==> flow/design.v <==
module LED_cube_stream_controller(
    input logic clk,
    input logic rst_n,
    input logic readdatavalid,
    input logic [7:0] data_in,
    input logic [3:0] mode,
    output logic stall_mode_change,
    output logic new_data
);
    enum {WAIT, BEGIN_DATA_READ, DATA_READ, END_DATA_READ} state, next_state;
    logic [5:0] data_counter;
    always_ff @( posedge clk ) begin : state_seq_logic_blk
        if( ~rst_n || mode != 4'h3) state <= WAIT;
        else state <= next_state;
    end
    always_comb begin : next_state_comb_logic_blk
        next_state = state;
        if(state == WAIT && mode == 4'h3) next_state = BEGIN_DATA_READ;
        else if(readdatavalid) begin
            case(state)
                BEGIN_DATA_READ: begin
                    if(data_in == 8'h20) next_state = DATA_READ;
                    else if(data_in == 8'h30) next_state = state;
                    else next_state = WAIT;
                end
                DATA_READ: begin
                    if(data_counter == 6'd63) next_state = END_DATA_READ;
                    else next_state = state;
                end
                END_DATA_READ: begin
                    if(data_in == 8'h30) next_state = BEGIN_DATA_READ; 
                    else next_state = WAIT;
                end
            endcase
        end
    end
    assign stall_mode_change = (state == DATA_READ || state == END_DATA_READ) ? 1'b1 : 1'b0;
    always_ff @( posedge clk ) begin : data_counter_blk
        if( ~rst_n || mode != 4'h3) data_counter <= 6'h0;
        else begin
            if(readdatavalid && state == DATA_READ) data_counter <= data_counter + 1'b1;
        end
    end
    assign new_data = readdatavalid && (state == DATA_READ);
endmodule : LED_cube_stream_controller
Reports on LED_cube_stream_controller
The steps from the RTL of LED_cube_stream_controller to its reports follow in flow order.
Line numbers count from 1 in the design file above.
Library cell names are shortened.
A cell with n/a has no value.
Inputs
  top: LED_cube_stream_controller
  clock port: clk
  library: sky130hd
  corner: tt_025C_1v80

Elaborated design
Source: Yosys, flattened and elaborated, memories not mapped. Widths are those after wreduce. Registers that Yosys merges into a memory's read port (data or address) are not register bits. Print and check cells do not count. Equal cells are merged and count once.
Storage and ports
  elaborated cells: 36
  memory bits (read-only): 0
  bits in writable memories: 0
  memory cells: 0
  clocked read ports x word width: 0
  bits in registers: 38
  output and inout port bits: 2
  bits in latches: 0
Operators by class
  multipliers: 0
  shift-type cells: 0
  bitwise operators: 1
  magnitude comparators: 0
  div/mod/pow operators: 0
  eq/ne operators: 12
  reduce/logical cells: 11
  muxes and demuxes: 8
  add/subtract/negate cells: 1
Operator list (number)
  case mux 32 bit (select 3 bit): 1
  2-to-1 mux 32 bit: 3
  equality test 32 x 2 -> 1 bit with constant B: 2
  equality test 32 x 1 -> 1 bit with constant B: 1
  zero test 32 bit: 1
  equality test 8 x 6 -> 1 bit with constant B: 2
  AND reduction 4 bit: 2
  inequality test 3 bit with constant B: 2
  adder 6 x 1 -> 6 bit with constant B: 1
  equality test 6 bit with constant B: 1
  equality test 4 x 2 -> 1 bit with constant B: 1
  inequality test 4 x 2 -> 1 bit with constant B: 1
  inequality test 4 bit with constant B: 1
  nonzero test 4 bit: 1
  2-to-1 mux 1 bit: 4
  nonzero test 3 bit: 1
  logical AND 1 bit: 2
  logical OR 1 bit: 2
  inequality test 2 bit with constant B: 1
  nonzero test 2 bit: 1
  OR reduction 2 bit: 1
  inverter 1 bit: 1

Longest topological paths
Longest topological path by Yosys (ltp), each cell counted once; first at word level (registers and memories cut), then after technology mapping (sequential cells cut; the memories' decode and read muxes count).
Logic depth
  word-level depth: 6
  ABC_AREA: 0
  gate-level depth with buffers: 4
  depth with buffers taken out: 4

After synthesis
Source: synth_stat.txt of the flow (Yosys; design flattened, memories mapped). It holds for the ABC_AREA given above (unset counts as 0); a run with the other value may have another netlist.
Cells by type
  dfxtp_1: number 10, total area 200.192 um^2
  nand3_1: number 5, total area 25.024 um^2
  o21ai_0: number 5, total area 25.024 um^2
  a21oi_1: number 4, total area 20.019 um^2
  or3_1: number 3, total area 18.768 um^2
  xor2_1: number 2, total area 17.517 um^2
  inv_1: number 4, total area 15.014 um^2
  nand2_1: number 4, total area 15.014 um^2
  or4_1: number 2, total area 15.014 um^2
  or4b_4: number 1, total area 13.763 um^2
  a211oi_2: number 1, total area 12.512 um^2
  ha_1: number 1, total area 12.512 um^2
  or2_2: number 2, total area 12.512 um^2
  nand4bb_1: number 1, total area 11.261 um^2
  nor2_1: number 3, total area 11.261 um^2
  or4b_2: number 1, total area 10.01 um^2
  a211o_1: number 1, total area 8.758 um^2
  a22oi_1: number 1, total area 7.507 um^2
Other cell types: 9; their cells: 9.
Mapped netlist
  cell count: 60
  synthesis area: 505.5 um^2
  flip-flops: 10
  sequential area: 200.2 um^2

Timing after synthesis
OpenSTA on the mapped netlist: ideal clock, no wires. The path of least setup slack (recovery checks aside). Input and output delay are each 20% of the period. Register names are those of the netlist, which keeps one name where synthesis merged equal registers.
Timing path post-synthesis
  path kind: input to register
  from: input data_in[2]
  to: register state
  slack: 13 ps
  path delay: 1179 ps
  stages on the path: 3
  data arrival time: 1398 ps
  launch time at the first pin: 298 ps
  clock period: 1490 ps
  required time: 1411 ps
  synthesis period reached: 1477 ps
"path delay" is the arrival time less input delay plus setup time.
"stages on the path": output pins that drive a net of the path, with the launching flip-flop's if there is one; two outputs of one cell count as two.
"synthesis period reached" = period - worst setup slack (recovery checks aside). The figure is calculated, with input and output delays left at 20% of the set period.
An end named without its bit number is one bit of that signal or, where synthesis recoded a state register, one of its new flip-flops.
On the way, post-synthesis
  cell sequence: or4b_4 > or3_1 > a211oi_2
Ends and longest elaborated chain, post-synthesis
  from (decl): RTL line 5  | input logic [7:0] data_in,
  to (assign): RTL line 13  | if( ~rst_n || mode != 4'h3) state <= WAIT;
  to (assign): RTL line 14  | else state <= next_state;
  to (decl): RTL line 10  | enum {WAIT, BEGIN_DATA_READ, DATA_READ, END_DATA_READ} state, next_state;
Chain of elaborated cells between the ends: none given.

Path in the finished layout
From the final timing report of record 1: the path of least setup slack in the routed layout; clock arrival at registers is part of the times.
The path's times are printed in steps of 10 ps; the period is the one set.
Timing path post-layout
  path kind: input to output
  from: input readdatavalid
  to: output new_data
  required time: 2410 ps
  stages on the path: 4
  clock period: 3010 ps
  slack: 680 ps
  data arrival time: 1730 ps
  launch time at the first pin: 600 ps
Between the ends stands the longest chain of elaborated cells between them, by number of cells; it is not shown to be the way that was timed. Of several equally long chains one is given.
A line is the first line of the expression or statement that the cell stems from. Yosys adds cells for indexed reads and writes and turns some case tables into memories.
On the way, post-layout
  cell sequence: clkdlybuf4s50_1 > nand2_1 > inv_1 > clkdlybuf4s50_1
  cells in the longest elaborated chain: 1
  elaborated cells between the ends (all ways): 1
  classes of those cells: reduce/logical: 1
Ends and longest elaborated chain, post-layout
  from (decl): RTL line 4  | input logic readdatavalid,
  logical AND 1 bit: RTL line 44  | assign new_data = readdatavalid && (state == DATA_READ);
  to (decl): RTL line 8  | output logic new_data

Hand-over note for LED_cube_stream_controller

Module LED_cube_stream_controller, platform sky130hd: 2 stored runs of the flow (Yosys, OpenROAD) with differing settings, in no particular order. Input and output delays are each 20% of the period that was set; the output load is 0.01 pF.
"achieved clock period": clock period set for the run, less the worst setup slack. It is reckoned from that one timing run; input and output delays stay at 20% of the period that was set.
"worst setup path time": the worst setup path's part of the clock period (all of it between registers, 20% less for each end at a port) less its slack. A launch clock that arrives late makes it longer, a capture clock that arrives late makes it shorter.
"power" rests on the timing tool's default activity at the inputs, not on a simulated workload.
"worst setup path time" is known to 10 ps.

Record 1
==> flow/run.sh <==
#!/bin/bash
# the make line also repeats the synthesis and layout settings of config.mk as NAME=value (left out here)
make -C /OpenROAD-flow-scripts/flow DESIGN_CONFIG=/design/flow/config.mk WORK_HOME=/design/flow/orfs CLKGATE_MAP_FILE= finish
==> flow/config.mk <==
export PLATFORM = sky130hd
export DESIGN_NAME = LED_cube_stream_controller
export DESIGN_NICKNAME = LED_cube_stream_controller
export VERILOG_FILES = /design/flow/design.v
export SDC_FILE = /design/flow/constraint.sdc
export NUM_CORES = 4
export LEC_CHECK = 0
export CAP_MARGIN = 20
export CELL_PAD_IN_SITES_GLOBAL_PLACEMENT = 2
export CORE_ASPECT_RATIO = 0.72
export CORE_MARGIN = 6
export CORE_UTILIZATION = 29
export CTS_CLUSTER_SIZE = 28
export GPL_ROUTABILITY_DRIVEN = 0
export SETUP_SLACK_MARGIN = -0.2
export SLEW_MARGIN = 20
export TNS_END_PERCENT = 30
==> flow/constraint.sdc <==
create_clock -name core_clock -period 3.01 [get_ports {clk}]
set_input_delay 0.6020 -clock core_clock [delete_from_list [all_inputs] [get_ports {clk}]]
set_output_delay 0.6020 -clock core_clock [all_outputs]
set_load 0.01 [all_outputs]

==> results of record 1 <==
chip area after synthesis (Yosys): 505.5 um^2
die area: 2902.4 um^2
standard-cell area of the final layout: 734.5 um^2
utilization: 46.1 %
worst setup slack after layout: 683 ps
total negative slack: 0 ps
worst hold slack: 486 ps
power: 282.7 uW
achieved clock period: 2327 ps
worst setup path time: 1120 ps
worst setup path kind: input to output

Record 2
==> flow/run.sh <==
#!/bin/bash
# the make line also repeats the synthesis and layout settings of config.mk as NAME=value (left out here)
make -C /OpenROAD-flow-scripts/flow DESIGN_CONFIG=/design/flow/config.mk WORK_HOME=/design/flow/orfs CLKGATE_MAP_FILE= finish
==> flow/config.mk <==
export PLATFORM = sky130hd
export DESIGN_NAME = LED_cube_stream_controller
export DESIGN_NICKNAME = LED_cube_stream_controller
export VERILOG_FILES = /design/flow/design.v
export SDC_FILE = /design/flow/constraint.sdc
export NUM_CORES = 4
export LEC_CHECK = 0
export CAP_MARGIN = 20
export CORE_MARGIN = 2
export CORE_UTILIZATION = 40
export SETUP_SLACK_MARGIN = -0.05
export SLEW_MARGIN = 20
==> flow/constraint.sdc <==
create_clock -name core_clock -period 1.77 [get_ports {clk}]
set_input_delay 0.3540 -clock core_clock [delete_from_list [all_inputs] [get_ports {clk}]]
set_output_delay 0.3540 -clock core_clock [all_outputs]
set_load 0.01 [all_outputs]

==> results of record 2 <==
chip area after synthesis (Yosys): 505.5 um^2
die area: 1564.2 um^2
standard-cell area of the final layout: 710.7 um^2
utilization: 62.3 %
worst setup slack after layout: 16 ps
total negative slack: 0 ps
worst hold slack: 488 ps
power: 425.4 uW
achieved clock period: 1754 ps
worst setup path time: 1400 ps
worst setup path kind: register to output

End of note.
